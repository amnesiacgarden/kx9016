==> flow/design.v <==
module CONTRLA(clock,reset,instrReg,compout,progCntrWr,progCntrRd,addrRegWr,addrRegRd,outRegWr,outRegRd,shiftSel,aluSel,compSel,opRegRd,opRegWr,instrWr,regSel,regRd,regWr,rw,vma);
	input clock; 
	input reset;
	input[15:0]instrReg;
	input compout;
	output progCntrWr;
	output progCntrRd;
	output addrRegWr;
	output addrRegRd;
	output outRegWr;
	output outRegRd;
	output [2:0]shiftSel;output [3:0]aluSel;output [2:0]compSel;
	output opRegRd;
	output opRegWr;
	output instrWr;
	output [2:0] regSel;
	output regRd;
	output regWr;
	output rw;
	output vma;
	reg progCntrWr,progCntrRd,addrRegWr,addrRegRd,outRegWr,outRegRd,opRegRd,opRegWr,instrWr,regRd,regWr,rw,vma;
	reg [2:0]shiftSel,regSel;
	reg[3:0]aluSel;
	reg[4:0]current_state,next_state;
	wire [2:0]compSel;
	parameter shftpass=0,alupass=0,zero=9,inc=7,plus=5;
	parameter reset1=0,reset2=1,reset3=2,execute=3,nop=4,
			    load=5,store=6,load2=7,load3=8,load4=9,
				 store2=10,store3=11,store4=12,
				 incPc=13,incPc2=14,incPc3=15,
				 loadI2=19,loadI3=20,loadI4=21,loadI5=22,loadI6=23,
				 inc2=24,inc3=25,inc4=26,
				 move1=27,move2=28,
				 add2=29,add3=30,add4=31;
	always@(current_state or instrReg or compout) begin
		progCntrWr <=0 ;
		progCntrRd <=0 ;
		addrRegWr  <=0 ;
		addrRegRd  <=0 ;
		outRegWr   <=0 ;
		outRegRd   <=0 ;
		opRegRd    <=0 ;
		opRegWr    <=0 ;
		instrWr    <=0 ;
		regSel     <=0 ;
		regRd      <=0 ;
		regWr      <=0 ;
		rw         <=0 ;
		vma        <=0 ;
		shiftSel <= shftpass ;
		aluSel   <= alupass ;
		case (current_state)
			reset1: begin aluSel     <= zero ;
							  shiftSel   <= shftpass ;
			              outRegWr   <= 1'b1 ;
							  next_state <= reset2 ;
			        end
			reset2: begin outRegRd   <= 1'b1 ;
							  progCntrWr <= 1'b1 ;
							  addrRegWr  <= 1'b1 ;
							  next_state <= reset3 ;
			        end
			reset3: begin vma        <= 1'b1 ;
			              rw         <= 1'b0 ;
							  instrWr    <= 1'b1 ;
			              next_state <= execute ;
			        end
			execute:
				begin
					case(instrReg[15:11])
						5'b00000:next_state <= incPc ; 
						5'b00001:next_state <= load2 ; 
						5'b00010:next_state <= store2 ; 
						5'b00100:begin
						progCntrRd <= 1'b1 ;
						aluSel     <= inc ;
						shiftSel   <= shftpass ;
						next_state <= loadI2 ;
				end
			5'b00111:next_state <= inc2 ;
			5'b01101:next_state <= add2 ;
			5'b00011:next_state <= move1 ;
		  default:next_state <= incPc ;
		endcase
	end
		load2:begin regSel     <= instrReg[5:3] ;
					   regRd      <= 1'b1 ;
					   addrRegWr  <= 1'b1 ;
						next_state <= load3 ;
				end
		load3:begin vma        <= 1'b1 ;
		            rw         <= 1'b0 ;
		            regSel     <= instrReg[2:0] ;
		            regWr      <=1'b1 ;
		            next_state <= incPc ;
		      end
		add2:begin regSel     <= instrReg[5:3] ;
		           regRd      <= 1'b1 ;
		           next_state <= add3 ;
		           opRegWr    <= 1'b1 ;
		     end
		add3:begin regSel<=instrReg[2:0];
		           regRd<=1'b1;
		           aluSel<=plus;
	              shiftSel<=shftpass;
		           opRegWr<=1'b1;
		           next_state<=add4;
		     end
		add4:begin regSel<=3'b011;outRegRd<=1'b1;
		regWr<=1'b1;next_state<=incPc;
		end
		move1:begin regSel<=instrReg[5:3];regRd<=1'b1;aluSel<=alupass;
		shiftSel<=shftpass;outRegWr<=1'b1;next_state<= move2;
		end
		move2:begin regSel<=instrReg[2:0];outRegRd<=1'b1;
		regWr<=1'b1;next_state<=incPc;
		end
		store2:begin regSel<=instrReg[2:0];regRd<=1'b1;
		addrRegWr<=1'b1;next_state<=store3;
		end
		store3:begin regSel<=instrReg[5:3];regRd<=1'b1;
		rw<=1'b1;next_state<=incPc;
		end
		loadI2:begin progCntrRd<=1'b1;aluSel<=inc;shiftSel<=shftpass;
		outRegWr<=1'b1;next_state<=loadI3;
		end
		loadI3:begin outRegRd<=1'b1;next_state<=loadI4;end
		loadI4:begin outRegRd<=1'b1;progCntrWr<=1'b1;
		addrRegWr<=1'b1;next_state<=loadI5;
		end
		loadI5:begin vma<=1'b1;rw<=1'b1;next_state<=loadI6;end
		loadI6:begin vma<=1'b1;rw<=1'b1;next_state<=incPc;end
		inc2:begin regSel<=instrReg[2:0];regRd<=1'b1;aluSel<=inc;
		shiftSel<=shftpass; outRegWr<=1'b1;next_state<=inc3;
		end
		inc3:begin outRegRd<=1'b1;next_state<=inc4;
		end
		inc4:begin outRegRd<=1'b1;regSel<=instrReg[2:0];
		regWr<=1'b1;next_state<=incPc;
		end
		incPc:begin progCntrRd<=1'b1;aluSel<=inc;shiftSel<=shftpass;
		outRegWr<=1'b1;next_state<=incPc2;
		end
		incPc2:begin outRegRd<=1'b1; progCntrWr<=1'b1;
		addrRegWr<=1'b1;next_state<=incPc3;
		end
		incPc3:begin outRegRd<=1'b0; vma<=1'b1;rw<=1'b0;
		instrWr<=1'b1;next_state<=execute;
		end
		default:next_state<=incPc;
		endcase 
		end
	always@(posedge clock or posedge reset)
		if (reset==1) current_state <= reset1 ;
			else current_state <= next_state ;
endmodule 
### From RTL to reports: CONTRLA

Tool output for the design above, in the order of the flow.
Lines are those of the file above, counted from 1.
Operators carry their Yosys type and port widths (W data, S select, Z words).
Library cell names are shortened.
A cell with - has no value.

* design top: CONTRLA
* clock input: clock
* library: sky130hd
* timing corner: tt_025C_1v80

### Word-level counts

Counts by Yosys on the flattened word-level netlist (proc, flatten, opt, wreduce; memories kept). Register bits leave out memories and registers merged into their read ports (data or address); mux counts leave out enables and synchronous resets folded into registers. Print and check cells are left out. Cells with the same type and inputs are merged into one.

* flip-flop bits (word level): 5
* latch bits: 0
* RAM bits: 0
* ROM bits: 0
* word width x clocked read ports: 0
* memory cells: 0
* output and inout port bits: 26
* elaborated cells: 62

* add/sub/neg operators: 0
* multipliers: 0
* div/mod/pow operators: 0
* magnitude comparators: 0
* equal/unequal tests: 29
* shift operators: 0
* multiplexer cells: 17
* bitwise operators: 0
* reductions and logical operators: 15

Operator list (number)
* $pmux W5 S17: 1
* $eq A5 B5 Y1 const B: 13
* $eq A5 B4 Y1 const B: 7
* $pmux W5 S6: 1
* $eq A5 B2 Y1 const B: 4
* $pmux W4 S4: 1
* $eq A5 B3 Y1 const B: 3
* $reduce_or A5 Y1: 3
* $mux W1: 11
* $eq A5 B1 Y1 const B: 2
* $reduce_or A3 Y1: 3
* $pmux W3 S3: 1
* $reduce_or A4 Y1: 2
* $reduce_or A8 Y1: 1
* $reduce_or A7 Y1: 1
* $reduce_or A2 Y1: 3
* $reduce_or A6 Y1: 1
* $logic_not A5 Y1: 1
* $mux W3: 1
* $pmux W1 S2: 1

### Logic depth

Yosys ltp: most cells in a row. Word level: on the elaborated netlist, between registers, memories and ports. Mapped: between sequential cells and ports; inverters and the memories' decode and read muxes count.

* word-level depth: 3
* ABC_AREA: 0
* mapped depth: 3
* depth with buffers taken out: 3

### Mapped cells and area

The flow's flattened synthesis, as Yosys stat reports it; memories are mapped. The netlist is that of the ABC_AREA named above (0 if unset); the other value can give another one.
Totals and module areas in this step are rounded.

* cell count: 79
* synthesis area: 955.9 um^2
* flip-flops: 24

Cell types
* dfrtp_1: number 23, area in all 575.552 um^2
* buf_4: number 8, area in all 60.058 um^2
* or3_1: number 6, area in all 37.536 um^2
* nor3_1: number 6, area in all 30.029 um^2
* dfstp_2: number 1, area in all 26.275 um^2
* or2_2: number 4, area in all 25.024 um^2
* a221o_2: number 2, area in all 22.522 um^2
* or4_4: number 2, area in all 22.522 um^2
* nand2_1: number 5, area in all 18.768 um^2
* nor2_1: number 4, area in all 15.014 um^2
* or4_1: number 2, area in all 15.014 um^2
* a22o_2: number 1, area in all 10.01 um^2
* a2111oi_0: number 1, area in all 8.758 um^2
* and3b_1: number 1, area in all 8.758 um^2
* nand4b_1: number 1, area in all 8.758 um^2
* xnor2_1: number 1, area in all 8.758 um^2
* a211oi_1: number 1, area in all 7.507 um^2
* inv_1: number 2, area in all 7.507 um^2

Other cell types: 8; their cells: 8.

### Path before layout

Source: OpenSTA report_checks on the synthesized netlist (no wires, ideal clock, input and output delay 20% of the period each), path of least setup slack; recovery checks are left aside. Register names are those of the netlist, which keeps one name where synthesis merged equal registers.

* path type: input -> output
* start: input port instrReg[11]
* end: output port aluSel[2]
* clock period: 2.79 ns
* external input delay: 0.558 ns
* time at the first pin: 0.558 ns
* arrival: 1.475 ns
* setup slack: 0.757 ns
* delay of the path: 0.917 ns
* stages on the path: 3
* synthesis period reached: 2.033 ns

"delay of the path" is the arrival time less input delay plus setup time.
A path that ends at an output port has no setup time.
"stages on the path" counts driving pins, that of a launching flip-flop among them; a cell with two outputs on the path counts twice.
"synthesis period reached" is the clock period less the worst setup slack; recovery checks do not enter. This is arithmetic on one report: input and output delays are still those of the set period (20% each).
The rows between start and end are the longest chain of elaborated cells between them; the timing report does not say that the signal goes this way. Where chains are equally long, one stands for them.
A line is the first line of the expression or statement that the cell stems from. Yosys adds cells for indexed reads and writes and turns some case tables into memories.

* cell sequence: or2_2 -> o31ai_1 -> or2_2
* cells in the longest elaborated chain: 3

RTL lines, path post-synthesis
* start, declared: line 4 `input[15:0]instrReg;`
* $eq A5 B3 Y1: line 70 `case(instrReg[15:11])`
* $mux W3: line 70
* $pmux W4 S4: line 52 `case (current_state)`
* end, declared: line 12 `output [2:0]shiftSel;output [3:0]aluSel;output [2:0]compSel;`

### Worst path after layout

Path of least setup slack in the final report of flow run 1 (OpenROAD, finished layout, wires in). Where an end is a register, its clock arrival counts in the times.

* path type: register -> output
* start: register current_state
* end: output port regRd
* clock period: 2.27 ns
* time at the first pin: 0.30 ns
* arrival: 1.81 ns
* setup slack: 0.01 ns
* stages on the path: 4

An end named without its bit number is one bit of that signal or, where synthesis recoded a state register, one of its new flip-flops.
The rows between start and end are the longest chain of elaborated cells between them; the timing report does not say that the signal goes this way. Where chains are equally long, one stands for them.

* cell sequence: dfrtp_1 -> or4_4 -> or4_1 -> buf_2
* cells in the longest elaborated chain: 3

RTL lines, path after layout
* start, declared: line 24 `reg[4:0]current_state,next_state;`
* start, assigned: line 154 `if (reset==1) current_state <= reset1 ;`
* start, assigned: line 155 `else current_state <= next_state ;`
* $eq A5 B5 Y1: line 52 `case (current_state)`
* $reduce_or A7 Y1
* $mux W1: line 52
* end, declared: line 17 `output regRd;`

Ticket comment

Stored flow runs of CONTRLA (2 of them; Yosys, OpenROAD, sky130hd). They differ in their settings and are not a sequence. Constraints: input delay and output delay 20% of the set period each, output load 0.01 pF.
"reached clock period" means the clock period less the worst setup slack. The figure is calculated, with input and output delays left at 20% of the set period.
"critical path time" means the part of the period allowed to the worst setup path (the constraints hold back 20% at inputs and 20% at outputs) less its slack; where the path has registers, the arrival times of their clocks count too.
"power consumption" rests on the timing tool's default activity at the inputs, not on a simulated workload.
Values from the reports are rounded here.

### Flow run 1

Settings: `period_ns=2.27`, `CAP_MARGIN=20`, `CORE_MARGIN=2`, `CORE_UTILIZATION=40`, `SLEW_MARGIN=20`

- Post-route utilization: 63.6%
- Power consumption: 823 µW
- Reached clock period: 2.264 ns
- Lowest setup slack: 0.006 ns
- Total negative slack: 0.000 ns
- Lowest hold slack: 0.378 ns
- Die size: 2797 um^2
- Standard-cell area of the final layout: 1420 um^2
- Chip area in the Yosys report: 955.9 um^2
- Critical path time: 1.81 ns
- Critical path type: register -> output

### Flow run 2

Settings: `period_ns=2.46`, `CORE_UTILIZATION=71`, `SETUP_SLACK_MARGIN=0.54`, `PLACE_DENSITY_LB_ADDON=0.08`, `CORE_ASPECT_RATIO=1.96`, `CORE_MARGIN=10`, `TNS_END_PERCENT=20`, `ABC_AREA=1`, `GPL_ROUTABILITY_DRIVEN=0`, `CTS_CLUSTER_SIZE=63`, `CTS_CLUSTER_DIAMETER=113`, `CAP_MARGIN=15`, `SLEW_MARGIN=10`

Unfinished; error PDN-0185 in floorplanning.
