==> flow/design.v <==
module REG_AR7 (data, sel, clk, q);
	input[15:0] data;
	input[2:0] sel;
	input clk;
	output[15:0] q;
	reg[15:0] ramdata[0:7];
	always @(posedge clk)
		ramdata[sel] <= data ;
	assign q = ramdata[sel] ;
endmodule
## From RTL to reports: REG_AR7

What the tools print for REG_AR7, step after step.
Lines are those of the file above, counted from 1.
Cell names lack the library's common part.
A cell with - has no value.

- Top module: REG_AR7
- Clock: clk
- Library: sky130hd
- Library corner: tt_025C_1v80

## Elaborated design

Yosys after proc, flatten, opt, wreduce and memory -nomap, before mapping. Enables and synchronous resets that opt folds into registers are not counted as muxes. Memory bits, and registers merged into a memory's read port (data or address), are not among the register bits. Print and check cells are not counted. Equal cells are merged and count once.
Memory sizes are those after Yosys's memory passes, which may raise the word count (mostly to a power of two), join words into wider ones and drop unused or constant bits.

- Bits in registers: 0
- Output and inout port bits: 16
- Memories kept: 1
- Input bits: 20
- Elaborated cells: 1
- Memory bits (writable): 128

Memories:

| name | words | width | read ports | wr ports | line | source |
|---|---|---|---|---|---|---|
| ramdata | 8 | 16 | 1 | 1 | 6 | `reg[15:0] ramdata[0:7];` |

## Longest topological paths

Depth = most cells in a row (Yosys ltp): at word level without a register or memory, in the mapped netlist without a sequential cell, where the memories' decode and read muxes count.

- Depth in word-level cells: 0
- ABC_AREA: 0
- Depth in mapped cells: 4
- Mapped depth without buffers: 2

## Synthesis result

Source: synth_stat.txt of the flow (Yosys; design flattened, memories mapped). It holds for the ABC_AREA given above (unset counts as 0); a run with the other value may have another netlist.
Totals and module areas in this step are rounded.

- Chip area (Yosys): 4,900 um2
- Buffer cells: 11
- Flip-flops: 128
- Area of sequential cells: 3,800 um2
- Standard cells after synthesis: 196

Cells by type:

| type | number | total area (um2) |
|---|---|---|
| edfxtp_1 | 128 | 3.84E+03 |
| mux4_1 | 18 | 472.954 |
| mux4_2 | 14 | 315.302 |
| mux2_2 | 16 | 180.173 |
| buf_6 | 3 | 33.782 |
| clkbuf_1 | 6 | 22.522 |
| nor3b_1 | 3 | 22.522 |
| and3b_1 | 2 | 17.517 |
| and3_1 | 1 | 6.256 |
| buf_2 | 1 | 5.005 |
| nor3_1 | 1 | 5.005 |
| buf_1 | 1 | 3.754 |
| nand2_1 | 1 | 3.754 |
| nor2_1 | 1 | 3.754 |

## Worst setup path after synthesis

Source: OpenSTA report_checks on the synthesized netlist (no wires, ideal clock, input and output delay 20% of the period each), path of least setup slack; recovery checks are left aside. Register names are those of the netlist, which keeps one name where synthesis merged equal registers.

- Kind: input port to flip-flop
- Start point: input sel[1]
- End point: memory ramdata[2][0]
- Arrival: 2,307 ps
- Period: 2,700 ps
- Path delay: 2,180 ps
- Library setup time: 413 ps
- Required time: 2,287 ps
- Time at the first pin: 540 ps
- Setup slack: -20 ps
- Stages on the path: 3
- Buffers on the path: 2
- External input delay: 540 ps
- Synthesis period reached: 2,720 ps

"path delay" is the arrival time less input delay plus setup time.
"stages on the path" counts driving pins, that of a launching flip-flop among them; a cell with two outputs on the path counts twice.
"synthesis period reached" = period - worst setup slack (recovery checks aside). The figure is calculated, with input and output delays left at 20% of the set period.

- Cells stage by stage: clkbuf_1 clkbuf_1 nor3b_1
- Length of the longest elaborated chain: 0
- Elaborated cells on any way between the ends: 0
- RTL lines with such cells: 0

RTL lines, path after synthesis:

| item | line | source |
|---|---|---|
| start: declaration | 3 | `input[2:0] sel;` |
| end: declaration | 6 | `reg[15:0] ramdata[0:7];` |

## Timing after layout

From the final timing report of entry B: the path of least setup slack in the routed layout; clock arrival at registers is part of the times.
The report prints the path's times to 10 ps; the period is as set.

- Kind: input port to output port
- Start point: input sel[0]
- End point: output q[3]
- External output delay: 630 ps
- External input delay: 630 ps
- Arrival: 2,460 ps
- Time at the first pin: 630 ps
- Required time: 2,500 ps
- Buffers on the path: 3
- Setup slack: 40 ps
- Stages on the path: 5
- Period: 3,130 ps

The rows between start and end are the longest chain of elaborated cells between them; the timing report does not say that the signal goes this way. Where chains are equally long, one stands for them.
A line is the first line of the expression or statement that the cell stems from. Yosys adds cells for indexed reads and writes and turns some case tables into memories.
The chain passes a memory read, where the word-level depth is cut; so it can be longer than that depth.

- Cells stage by stage: buf_2 buf_12 mux4_1 mux2_2 clkdlybuf4s50_1
- Length of the longest elaborated chain: 1
- Elaborated cells on any way between the ends: 1
- RTL lines with such cells: 1
- Those cells by class: 1 x memory

RTL lines, path after layout:

| item | line | source |
|---|---|---|
| start: declaration | 3 | `input[2:0] sel;` |
| memory (8 x 16 bit) | 6 | `reg[15:0] ramdata[0:7];` |
| end: declaration | 5 | `output[15:0] q;` |

# Flow runs of REG_AR7

Below are 2 stored runs of the flow (Yosys, OpenROAD; platform sky130hd) on REG_AR7, each with its settings and what was measured, unordered. Constraints: input delay and output delay 20% of the set period each, output load 0.01 pF.
"period reached": clock period set for the run, less the worst setup slack. It is reckoned from that one timing run; input and output delays stay at 20% of the period that was set.
"critical path time" means the part of the period allowed to the worst setup path (the constraints hold back 20% at inputs and 20% at outputs) less its slack; where the path has registers, the arrival times of their clocks count too.
"power consumption" is the tool's figure for a default switching activity; nothing was simulated.
"critical path time" is given in steps of 10 ps.
The measured numbers are rounded.
Settings: - = not set for that run.
Among the results, - means that no value is shown for the run.

| name | entry A | entry B |
|---|---|---|
| period_ns | 2.12 | 3.13 |
| CORE_UTILIZATION | 64 | 66 |
| PLACE_DENSITY_LB_ADDON | 0.26 | - |
| CORE_ASPECT_RATIO | 0.55 | 0.59 |
| CORE_MARGIN | 6 | 4 |
| CELL_PAD_IN_SITES_DETAIL_PLACEMENT | 1 | - |
| TNS_END_PERCENT | 95 | - |
| ABC_AREA | 0 | - |
| GPL_ROUTABILITY_DRIVEN | 0 | - |
| CTS_CLUSTER_SIZE | 81 | 54 |
| CAP_MARGIN | 20 | 20 |
| SLEW_MARGIN | 20 | 20 |
| GPL_TIMING_DRIVEN | - | 1 |
| CTS_CLUSTER_DIAMETER | - | 253 |
| MAX_ROUTING_LAYER | - | met4 |
| standard-cell area after routing (um2) | - | 6,100 |
| period reached (ps) | - | 3,087 |
| critical path time (ps) | - | 1,830 |
| kind of the worst setup path | - | input port to output port |
| setup TNS (ps) | - | 0 |
| final utilization (%) | - | 87 |
| power consumption (mW) | - | 3.9 |
| die size (um2) | - | 9,000 |
| worst setup slack after layout (ps) | - | 43 |
| post-route worst hold slack (ps) | - | 880 |
| netlist area reported by Yosys (um2) | - | 4,900 |

Entry A: unfinished; error DPL-0033 in clock tree synthesis
